==> flow/design.v <==
`timescale 1ns/1ps
module axi_master (
    input clk,
    input rst,
    input start_write,
    input start_read,
    input [31:0] base_write_addr,
    input [31:0] base_read_addr,
    input [31:0] write_data,
    input [7:0]  burst_len,
    input [2:0]  burst_size,
    input [1:0]  burst_type,
    output reg done,
    output reg error,               
    output reg [31:0] AWADDR,
    output reg [7:0]  AWLEN,
    output reg [2:0]  AWSIZE,
    output reg [1:0]  AWBURST,
    output reg        AWVALID,
    input             AWREADY,
    output reg [31:0] WDATA,
    output reg [3:0]  WSTRB,        
    output reg        WVALID,
    output reg        WLAST,
    input             WREADY,
    input  [1:0] BRESP,
    input        BVALID,
    output reg   BREADY,
    output reg [31:0] ARADDR,
    output reg [7:0]  ARLEN,
    output reg [2:0]  ARSIZE,
    output reg [1:0]  ARBURST,
    output reg        ARVALID,
    input             ARREADY,
    input  [31:0] RDATA,
    input  [1:0]  RRESP,           
    input         RVALID,
    input         RLAST,
    output reg    RREADY
);
reg [2:0] state;
reg [7:0] beat_count;
reg [7:0] burst_len_reg;
localparam IDLE=0, AW=1, W=2, B=3, AR=4, R=5;
always @(posedge clk or posedge rst)
begin
    if(rst)
    begin
        state <= IDLE;
        done  <= 0;
        error <= 0;
        AWVALID <= 0;
        WVALID  <= 0;
        WLAST   <= 0;
        WSTRB   <= 0;
        BREADY  <= 0;
        ARVALID <= 0;
        RREADY  <= 0;
        beat_count <= 0;
        burst_len_reg <= 0;
    end
    else
    begin
        done  <= 0;
        error <= 0;
        case(state)
        IDLE:
        begin
            if(start_write)
            begin
                burst_len_reg <= burst_len;
                AWADDR  <= base_write_addr;
                AWLEN   <= burst_len;
                AWSIZE  <= burst_size;
                AWBURST <= burst_type;
                AWVALID <= 1;
                state <= AW;
            end
            else if(start_read)
            begin
                burst_len_reg <= burst_len;
                ARADDR  <= base_read_addr;
                ARLEN   <= burst_len;
                ARSIZE  <= burst_size;
                ARBURST <= burst_type;
                ARVALID <= 1;
                state <= AR;
            end
        end
        AW:
        begin
            if(AWVALID && AWREADY)
            begin
                AWVALID <= 0;
                beat_count <= 0;
                WVALID <= 1;
                WDATA  <= write_data;
                WSTRB  <= 4'b1111;     
                WLAST  <= (0 == burst_len_reg);
                state <= W;
            end
        end
        W:
        begin
            if(WVALID && WREADY)
            begin
                if(beat_count == burst_len_reg)
                begin
                    WVALID <= 0;
                    WLAST  <= 0;
                    WSTRB  <= 0;
                    BREADY <= 1;
                    state  <= B;
                end
                else
                begin
                    beat_count <= beat_count + 1;
                    WDATA <= write_data + beat_count + 1;
                    WLAST <= (beat_count + 1 == burst_len_reg);
                end
            end
        end
        B:
        begin
            if(BVALID && BREADY)
            begin
                BREADY <= 0;
                if(BRESP != 2'b00)      
                    error <= 1;
                done  <= 1;
                state <= IDLE;
            end
        end
        AR:
        begin
            if(ARVALID && ARREADY)
            begin
                ARVALID <= 0;
                beat_count <= 0;
                RREADY  <= 1;
                state   <= R;
            end
        end
        R:
        begin
            if(RVALID && RREADY)
            begin
                if(RRESP != 2'b00)      
                    error <= 1;
                if(beat_count == burst_len_reg)
                begin
                    RREADY <= 0;
                    done   <= 1;
                    state  <= IDLE;
                end
                else
                begin
                    beat_count <= beat_count + 1;
                end
            end
        end
        endcase
    end
end
endmodule
`timescale 1ns / 1ps
module axi_slave(
    input clk,
    input rst,
    input  [31:0] AWADDR,
    input  [7:0]  AWLEN,
    input  [2:0]  AWSIZE,
    input  [1:0]  AWBURST,
    input         AWVALID,
    output reg    AWREADY,
    input  [31:0] WDATA,
    input  [3:0]  WSTRB,      
    input         WVALID,
    input         WLAST,
    output reg    WREADY,
    output reg [1:0] BRESP,
    output reg       BVALID,
    input            BREADY,
    input  [31:0] ARADDR,
    input  [7:0]  ARLEN,
    input  [2:0]  ARSIZE,
    input  [1:0]  ARBURST,
    input         ARVALID,
    output reg    ARREADY,
    output reg [31:0] RDATA,
    output reg [1:0]  RRESP,    
    output reg        RVALID,
    output reg        RLAST,
    input             RREADY
);
reg [31:0] mem [0:255];
reg [31:0] wr_addr;
reg [31:0] rd_addr;
reg [7:0]  wr_count;
reg [7:0]  rd_count;
reg write_active;
reg read_active;
integer i;
always @(posedge clk or posedge rst)
begin
    if(rst)
    begin
        AWREADY <= 0;
        WREADY  <= 0;
        BVALID  <= 0;
        BRESP   <= 0;
        ARREADY <= 0;
        RVALID  <= 0;
        RLAST   <= 0;
        RRESP   <= 0;
        write_active <= 0;
        read_active  <= 0;
        for(i=0;i<256;i=i+1)
            mem[i] <= 0;
    end
    else
    begin
        if(AWVALID && !write_active)
        begin
            AWREADY <= 1;
            wr_addr <= AWADDR;
            wr_count <= 0;
            write_active <= 1;
        end
        else
            AWREADY <= 0;
        if(write_active)
        begin
            WREADY <= 1;
            if(WVALID && WREADY)
            begin
                if(WSTRB[0]) mem[wr_addr[9:2]][7:0]   <= WDATA[7:0];
                if(WSTRB[1]) mem[wr_addr[9:2]][15:8]  <= WDATA[15:8];
                if(WSTRB[2]) mem[wr_addr[9:2]][23:16] <= WDATA[23:16];
                if(WSTRB[3]) mem[wr_addr[9:2]][31:24] <= WDATA[31:24];
                wr_addr <= wr_addr + 4;
                wr_count <= wr_count + 1;
                if(WLAST)
                begin
                    WREADY <= 0;
                    BVALID <= 1;
                    BRESP  <= 2'b00;  
                    write_active <= 0;
                end
            end
        end
        if(BVALID && BREADY)
            BVALID <= 0;
        if(ARVALID && !read_active)
        begin
            ARREADY <= 1;
            rd_addr <= ARADDR;
            rd_count <= 0;
            read_active <= 1;
        end
        else
            ARREADY <= 0;
        if(read_active)
        begin
            if(!RVALID)
            begin
                RDATA <= mem[rd_addr[9:2]];
                RRESP <= 2'b00;  
                RVALID <= 1;
                RLAST  <= (rd_count == ARLEN);
            end
            if(RVALID && RREADY)
            begin
                rd_addr <= rd_addr + 4;
                rd_count <= rd_count + 1;
                if(RLAST)
                begin
                    RVALID <= 0;
                    RLAST  <= 0;
                    read_active <= 0;
                end
                else
                    RVALID <= 0;
            end
        end
    end
end
endmodule
`timescale 1ns/1ps
module axi_top(
    input clk,
    input rst,
    input start_write,
    input start_read,
    input [31:0] base_write_addr,
    input [31:0] base_read_addr,
    input [31:0] write_data,
    input [7:0]  burst_len,
    input [2:0]  burst_size,
    input [1:0]  burst_type,
    output done,
    output error
);
wire [31:0] AWADDR;
wire [7:0]  AWLEN;
wire [2:0]  AWSIZE;
wire [1:0]  AWBURST;
wire        AWVALID;
wire        AWREADY;
wire [31:0] WDATA;
wire [3:0]  WSTRB;
wire        WVALID;
wire        WLAST;
wire        WREADY;
wire [1:0]  BRESP;
wire        BVALID;
wire        BREADY;
wire [31:0] ARADDR;
wire [7:0]  ARLEN;
wire [2:0]  ARSIZE;
wire [1:0]  ARBURST;
wire        ARVALID;
wire        ARREADY;
wire [31:0] RDATA;
wire [1:0]  RRESP;
wire        RVALID;
wire        RLAST;
wire        RREADY;
axi_master master_inst (
    .clk(clk),
    .rst(rst),
    .start_write(start_write),
    .start_read(start_read),
    .base_write_addr(base_write_addr),
    .base_read_addr(base_read_addr),
    .write_data(write_data),
    .burst_len(burst_len),
    .burst_size(burst_size),
    .burst_type(burst_type),
    .done(done),
    .error(error),
    .AWADDR(AWADDR),
    .AWLEN(AWLEN),
    .AWSIZE(AWSIZE),
    .AWBURST(AWBURST),
    .AWVALID(AWVALID),
    .AWREADY(AWREADY),
    .WDATA(WDATA),
    .WSTRB(WSTRB),
    .WVALID(WVALID),
    .WLAST(WLAST),
    .WREADY(WREADY),
    .BRESP(BRESP),
    .BVALID(BVALID),
    .BREADY(BREADY),
    .ARADDR(ARADDR),
    .ARLEN(ARLEN),
    .ARSIZE(ARSIZE),
    .ARBURST(ARBURST),
    .ARVALID(ARVALID),
    .ARREADY(ARREADY),
    .RDATA(RDATA),
    .RRESP(RRESP),
    .RVALID(RVALID),
    .RLAST(RLAST),
    .RREADY(RREADY)
);
axi_slave slave_inst (
    .clk(clk),
    .rst(rst),
    .AWADDR(AWADDR),
    .AWLEN(AWLEN),
    .AWSIZE(AWSIZE),
    .AWBURST(AWBURST),
    .AWVALID(AWVALID),
    .AWREADY(AWREADY),
    .WDATA(WDATA),
    .WSTRB(WSTRB),
    .WVALID(WVALID),
    .WLAST(WLAST),
    .WREADY(WREADY),
    .BRESP(BRESP),
    .BVALID(BVALID),
    .BREADY(BREADY),
    .ARADDR(ARADDR),
    .ARLEN(ARLEN),
    .ARSIZE(ARSIZE),
    .ARBURST(ARBURST),
    .ARVALID(ARVALID),
    .ARREADY(ARREADY),
    .RDATA(RDATA),
    .RRESP(RRESP),
    .RVALID(RVALID),
    .RLAST(RLAST),
    .RREADY(RREADY)
);
endmodule
# From RTL to reports: axi_top
# The steps from the RTL of axi_top to its reports follow in flow order.
# Line numbers count from 1 in the design file above.
# Operators: Yosys type, input widths -> output width; for muxes data width and select width s.
# Library cell names are shortened.
# The mark n/a stands for no value.
[design] top="axi_top" clock="clk" library="sky130hd" corner="tt_025C_1v80"

# After elaboration
# Counts by Yosys on the flattened word-level netlist (proc, flatten, opt, wreduce). Print and check cells are left out. Cells with the same type and inputs are merged into one.
[op_classes] addsub=2 equal=19 mux=67 bitwise=2 reduce_and_logical=33
[op_table] operator="$mux 8" n=10
[op_table] operator="$mux 1" n=39
[op_table] operator="$eq 32x8->1" n=1
[op_table] operator="$pmux 8 s4" n=1
[op_table] operator="$mux 3" n=9
[op_table] operator="$reduce_and 4->1" n=5
[op_table] operator="$reduce_bool 2->1" n=9
[op_table] operator="$pmux 3 s6" n=1
[op_table] operator="$eq 8x8->1" n=2
[op_table] operator="$ne 2x1->1 const B" n=7
[op_table] operator="$pmux 1 s2" n=7
[op_table] operator="$reduce_and 3->1" n=3
[op_table] operator="$add 8x1->9 const B" n=1
[op_table] operator="$reduce_and 9->1" n=1
[op_table] operator="$add 8x1->8 const B" n=1
[op_table] operator="$logic_not 8->1" n=1
[op_table] operator="$logic_and 1x1->1" n=7
[op_table] operator="$ne 2x2->1 const B" n=3
[op_table] operator="$eq 3x2->1 const B" n=2
[op_table] operator="$eq 3x3->1 const B" n=2
[op_table] operator="$reduce_bool 6->1" n=1
[op_table] operator="$reduce_and 5->1" n=1
[op_table] operator="$reduce_bool 4->1" n=1
[op_table] operator="$eq 3x1->1 const B" n=1
[op_table] operator="$ne 3x3->1 const B" n=1
[op_table] operator="$logic_not 3->1" n=1
[op_table] operator="$not 1->1" n=2
[op_table] operator="$logic_not 1->1" n=2
[op_table] operator="$reduce_and 2->1" n=1
[bits] regBits=50 input_bits=113 output_inout_bits=2 wordCells=143

# Logic depth
# Depth = most cells in a row (Yosys ltp): at word level without a register or memory, in the mapped netlist without a sequential cell, where the memories' decode and read muxes count.
[depth] ltp_word=6 ABC_AREA=0 depth_mapped=6 mapped_depth_nobuf=6

# After synthesis
# Source: synth_stat.txt of the flow (Yosys; design flattened, memories mapped). It holds for the ABC_AREA given above (unset counts as 0); a run with the other value may have another netlist.
# Totals and module areas in this step are rounded.
[mapped] mapped_cells=267 mapped_area_mm2=0.002763 sequential_area_mm2=0.001408 flip_flops=53 n_buf=11
[types] type="dfrtp_1" n=36 type_area_um2=900.864
[types] type="edfxtp_1" n=16 type_area_um2=480.461
[types] type="nand2_1" n=36 type_area_um2=135.13
[types] type="xnor2_1" n=13 type_area_um2=113.859
[types] type="mux2_2" n=10 type_area_um2=112.608
[types] type="xor2_1" n=10 type_area_um2=87.584
[types] type="mux2i_1" n=8 type_area_um2=80.077
[types] type="o21ai_0" n=15 type_area_um2=75.072
[types] type="nor2_1" n=19 type_area_um2=71.318
[types] type="a21oi_1" n=11 type_area_um2=55.053
[types] type="nand4_1" n=7 type_area_um2=43.792
[types] type="nand4_4" n=2 type_area_um2=42.541
[types] type="nand3_1" n=8 type_area_um2=40.038
[types] type="a22o_1" n=3 type_area_um2=26.275
[types] type="dfstp_2" n=1 type_area_um2=26.275
[types] type="inv_1" n=7 type_area_um2=26.275
[types] type="o2bb2ai_1" n=3 type_area_um2=26.275
[types] type="buf_2" n=5 type_area_um2=25.024
# Other cell types: 31; their cells: 57.
# The figures by module come from a second, unflattened synthesis with its own total; it is not the netlist above.
[unflattened] cells_unflattened=27444 area_unflattened_mm2=0.3679
# Each row is one instance without its submodules.
[by_module] module="axi_slave" n_inst=1 n_cells=27029 mod_area_mm2=0.3617 seq_area_mm2=0.2069
[by_module] module="axi_master" n_inst=1 n_cells=415 mod_area_mm2=0.006235 seq_area_mm2=0.004415
[by_module] module="axi_top" n_inst=1 n_cells=0 mod_area_mm2=0 seq_area_mm2=0

# Timing after synthesis
# Path of least setup slack by OpenSTA after synthesis, without wires, with an ideal clock, recovery checks aside; 20% of the period is set as input and as output delay. Where synthesis merged equal registers, the netlist keeps one of their names.
[synth_timing] kind="register to register" startpoint="register master_inst.beat_count[0]" endpoint="register master_inst.beat_count[6]" period_ns=1.53 setup_time_ns=0.079 t_first_pin_ns=0.000 arrival_ns=1.565 required_time_ns=1.451 setup_slack_ns=-0.114 path_delay_ns=1.644 stages=6 n_path_buf=0 synth_period_reached_ns=1.644
# "path_delay_ns" is the arrival time less input delay plus setup time.
# "stages" counts driving pins, that of a launching flip-flop among them; a cell with two outputs on the path counts twice.
# "synth_period_reached_ns" is the clock period less the worst setup slack; recovery checks do not enter. This is arithmetic on one report: input and output delays are still those of the set period (20% each).
# The rows between start and end are the longest chain of elaborated cells between them; the timing report does not say that the signal goes this way. Where chains are equally long, one stands for them.
# Each line given opens the expression or statement behind the cell; cells for indexed reads and writes are added by Yosys, which also makes memories of some case tables.
# At most two assigning lines are given for a register; there are more.
[synth_between] path_cell_list="dfrtp_1 -> ha_1 -> and3_1 -> nand3_1 -> or4_1 -> mux2i_1" elab_chain_len=4 cells_between=6 classes_between="add/sub (1); eq/ne (1); mux (4)"
[synth_lines] element="start: declaration" line=42 source="reg [7:0] beat_count;"
[synth_lines] element="start: assignment" line=117 source="beat_count <= beat_count + 1;"
[synth_lines] element="start: assignment" line=158 source="beat_count <= beat_count + 1;"
[synth_lines] element="$add 8x1->9" line=158
[synth_lines] element="$mux 8" line=150 source="if(beat_count == burst_len_reg)"
[synth_lines] element="$mux 8" line=146 source="if(RVALID && RREADY)"
[synth_lines] element="$pmux 8 s4" line=66 source="case(state)"
[synth_lines] element="end: assignment" line=117
[synth_lines] element="end: assignment" line=158
[synth_lines] element="end: declaration" line=42

# Path in the finished layout
# Path of least setup slack in the final report of job 2 (OpenROAD, finished layout, wires in). Where an end is a register, its clock arrival counts in the times.
[layout_timing] kind="register to register" startpoint="register master_inst.burst_len_reg[2]" endpoint="register master_inst.beat_count[7]" period_ns=1.86 setup_time_ns=0.11 t_first_pin_ns=0.30 arrival_ns=1.80 required_time_ns=2.05 setup_slack_ns=0.25 stages=6 n_path_buf=0
# The rows between start and end are the longest chain of elaborated cells between them; the timing report does not say that the signal goes this way. Where chains are equally long, one stands for them.
# At most two assigning lines are given for a register; there are more.
[layout_between] path_cell_list="dfrtp_2 -> xnor2_2 -> nand4_4 -> nor2_4 -> or3_4 -> o22ai_1" elab_chain_len=4 cells_between=5 classes_between="eq/ne (1); mux (4)"
[layout_lines] element="start: declaration" line=43 source="reg [7:0] burst_len_reg;"
[layout_lines] element="start: assignment" line=71 source="burst_len_reg <= burst_len;"
[layout_lines] element="start: assignment" line=81 source="burst_len_reg <= burst_len;"
[layout_lines] element="$eq 8x8->1" line=150 source="if(beat_count == burst_len_reg)"
[layout_lines] element="$mux 8" line=150
[layout_lines] element="$mux 8" line=146 source="if(RVALID && RREADY)"
[layout_lines] element="$pmux 8 s4" line=66 source="case(state)"
[layout_lines] element="end: assignment" line=117 source="beat_count <= beat_count + 1;"
[layout_lines] element="end: assignment" line=158 source="beat_count <= beat_count + 1;"
[layout_lines] element="end: declaration" line=42 source="reg [7:0] beat_count;"

# axi_top through Yosys and OpenROAD on sky130hd: 2 stored runs, unordered, with their settings and measured results. The constraints put input and output delay at 20% of the set period each and load the outputs with 0.01 pF.
# "timing.achieved_period_ns" means the clock period less the worst setup slack. The figure is calculated, with input and output delays left at 20% of the set period.
# "timing.worst_path_ns": the worst setup path's part of the clock period (all of it between registers, 20% less for each end at a port) less its slack. A launch clock that arrives late makes it longer, a capture clock that arrives late makes it shorter.
# "power_total_w": no workload was simulated; the value follows from the tool's default switching activity.
# The measured numbers are rounded.
run="job 1" settings period_ns=1.06 CORE_UTILIZATION=42 PLACE_DENSITY=0.8 CORE_ASPECT_RATIO=1.03 CELL_PAD_IN_SITES_DETAIL_PLACEMENT=2 ABC_AREA=1 GPL_TIMING_DRIVEN=1 SLEW_MARGIN=15 MIN_ROUTING_LAYER="met2" CAP_MARGIN=20 CORE_MARGIN=2
run="job 1" outcome="did not finish, placement stopped with DPL-0033"
run="job 2" settings period_ns=1.86 SETUP_SLACK_MARGIN=0.49 CAP_MARGIN=20 CORE_MARGIN=2 CORE_UTILIZATION=40 SLEW_MARGIN=20
run="job 2" results worst_setup_slack_ns=0.250 timing.achieved_period_ns=1.610 power_total_w=0.002492 die_footprint_mm2=0.007587 timing.worst_path_ns=1.61 critical_path_type="register to register" fin_util_frac=0.571 synthArea_mm2=0.002763 hold_worst_slack_ns=0.407
